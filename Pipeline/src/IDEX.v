==> flow/design.v <==
`timescale 1ns/1ps
module IDEX (
    input clk,
    input [31:0] NPC1in,
    output reg [31:0] NPC1out,
    input [31:0] Rsin,
    input [31:0] Rtin,
    input [31:0] Imm32in,
    input [31:0] IRin,
    output reg [31:0] Rsout,
    output reg [31:0] Rtout,
    output reg [31:0] Imm32out,
    output reg [31:0] IRout
);
    reg [31:0] NPC1;
    reg [31:0] Rs;
    reg [31:0] Rt;
    reg [31:0] Imm32;
    reg [31:0] IR;
    always @(posedge clk ) begin
        NPC1 <= NPC1in;
        NPC1out <= NPC1;
        Rs <= Rsin;
        Rsout <= Rs;
        Rt <= Rtin;
        Rtout <= Rt;
        Imm32 <= Imm32in;
        Imm32out <= Imm32;
        IR <= IRin;
        IRout <= IR;
    end
endmodule
# --- Step by step through the tools: IDEX ---
# The steps from the RTL of IDEX to its reports follow in flow order.
# Lines are those of the file above, counted from 1.
# Operators carry their Yosys type and port widths (W data, S select, Z words).
# Cell names lack the library's common part.
inputs:
  top_module: "IDEX"
  clk_port: "clk"
  cell_library: "sky130hd"
  corner: "tt_025C_1v80"

# --- After elaboration ---
# Counts by Yosys on the flattened word-level netlist (proc, flatten, opt, wreduce; memories kept). Register bits leave out memories and registers merged into their read ports (data or address); mux counts leave out enables and synchronous resets folded into registers. Print and check cells are left out. Cells with the same type and inputs are merged into one.
bits:
  out_inout_bits: 160
  register_bits: 320
  wordCells: 10

# --- Logic depth ---
# Longest topological path by Yosys (ltp), each cell counted once; first at word level (registers and memories cut), then after technology mapping (sequential cells cut; the memories' decode and read muxes count).
logic_depth:
  depth_word: 0
  ABC_AREA: 0
  depth_mapped: 0
  mapped_depth_nobuf: 0

# --- After synthesis ---
# Yosys stat after the flow's synthesis: flattened, memories mapped to cells. It holds for the ABC_AREA given above (unset counts as 0); a run with the other value may have another netlist.
mapped:
  ffs: 320
  buffers: 0
  sequential_area_um2: 6406.1
  yosys_area_um2: 6406.1
  cells: 320
by_type:
  columns: ["cell", "n", "area_total_um2"]
  rows:
  - ["dfxtp_1", 320, 6.41E+03]

# --- Path before layout ---
# Source: OpenSTA report_checks on the synthesized netlist (no wires, ideal clock, input and output delay 20% of the period each), path of least setup slack; recovery checks are left aside. Register names are those of the netlist, which keeps one name where synthesis merged equal registers.
synth_timing:
  path_kind: "register to output"
  startpoint: "register IRout[0]"
  endpoint: "output IRout[0]"
  n_path_buf: 0
  driving_pins: 1
  path_delay_ps: 331
  arrival_time_ps: 331
  t_required_ps: 403
  out_delay_ps: 101
  path_slack_ps: 72
  tclk_ps: 504
  period_less_setup_slack_ps: 432
# "path_delay_ps" = arrival - input delay + setup time.
# At an output port there is no setup time.
# "driving_pins" counts driving pins, that of a launching flip-flop among them; a cell with two outputs on the path counts twice.
# "period_less_setup_slack_ps" = period - worst setup slack (recovery checks aside). The figure is calculated, with input and output delays left at 20% of the set period.
synth_via:
  cell_sequence: "dfxtp_1"
  elab_chain_cells: 0
  cells_between: 0
synth_rtl:
  columns: ["element", "line", "source"]
  rows:
  - ["start: declaration", 13, "output reg [31:0] IRout"]
  - ["start: assignment", 30, "IRout <= IR;"]
  - ["end: declaration", 13, null]

# --- Worst path after layout ---
# From the final timing report of job 1: the path of least setup slack in the routed layout; clock arrival at registers is part of the times.
# The report prints the path's times to 10 ps; the period is as set.
layout_timing:
  path_kind: "register to output"
  startpoint: "register Rsout[2]"
  endpoint: "output Rsout[2]"
  path_slack_ps: -540
  t_required_ps: 430
  n_path_buf: 1
  out_delay_ps: 110
  arrival_time_ps: 980
  tclk_ps: 543
  driving_pins: 2
layout_via:
  cell_sequence: "dfxtp_2 buf_6"
  elab_chain_cells: 0
  cells_between: 0
layout_rtl:
  columns: ["element", "line", "source"]
  rows:
  - ["start: declaration", 10, "output reg [31:0] Rsout,"]
  - ["start: assignment", 24, "Rsout <= Rs;"]
  - ["end: declaration", 10, null]

# Below are 2 stored runs of the flow (Yosys, OpenROAD; platform sky130hd) on IDEX, each with its settings and what was measured, unordered. Constraints: input delay and output delay 20% of the set period each, output load 0.01 pF.
# "timing.achieved_period_ps": clock period set for the run, less the worst setup slack. It is reckoned from that one timing run; input and output delays stay at 20% of the period that was set.
# "worst_setup_path_time_ps" is the time allowed to the run's worst setup path (the clock period less input and output delay, where it has them) less its slack. Clock arrival times count: a late capture clock shortens it, a late launch clock lengthens it.
# By "totalPower_mw" is meant OpenSTA's value without simulated activity: inputs other than the clock are taken to toggle once in ten clock periods, and the tool carries that through the logic.
# "worst_setup_path_time_ps" is given in steps of 10 ps.
runs:
  - name: "job 1"
    settings:
      period_ns: 0.543
      CORE_UTILIZATION: 43
      SETUP_SLACK_MARGIN: 0.02
      PLACE_DENSITY_LB_ADDON: 0.07
      CORE_ASPECT_RATIO: 0.92
      CORE_MARGIN: 3
      TNS_END_PERCENT: 45
      ABC_AREA: 0
      GPL_TIMING_DRIVEN: 1
      CTS_CLUSTER_SIZE: 44
      CAP_MARGIN: 0
      MAX_ROUTING_LAYER: "met4"
      SLEW_MARGIN: 20
    results:
      post_synth_area_um2: 6406.1
      design_die_area_um2: 16400.4
      final_stdcell_area_um2: 10769.1
      finalUtil_pct: 74.2
      worst_setup_slack_ps: -541
      timing.setup.tns_ps: -81822
      final_hold_ws_ps: 22
      totalPower_mw: 47.149
      timing.achieved_period_ps: 1084
      worst_setup_path_time_ps: 980
      path_kind: "register to output"
  - name: "job 2"
    settings:
      period_ns: 0.423
      CORE_UTILIZATION: 44
      PLACE_DENSITY_LB_ADDON: 0.19
      CELL_PAD_IN_SITES_DETAIL_PLACEMENT: 0
      TNS_END_PERCENT: 95
      CAP_MARGIN: 30
      MIN_ROUTING_LAYER: "met1"
      MAX_ROUTING_LAYER: "met4"
      CORE_MARGIN: 2
      SLEW_MARGIN: 20
    results:
      post_synth_area_um2: 6406.1
      design_die_area_um2: 15540.1
      final_stdcell_area_um2: 10864.2
      finalUtil_pct: 75.6
      worst_setup_slack_ps: -639
      timing.setup.tns_ps: -98189
      final_hold_ws_ps: -5
      totalPower_mw: 64.032
      timing.achieved_period_ps: 1062
      worst_setup_path_time_ps: 980
      path_kind: "register to output"
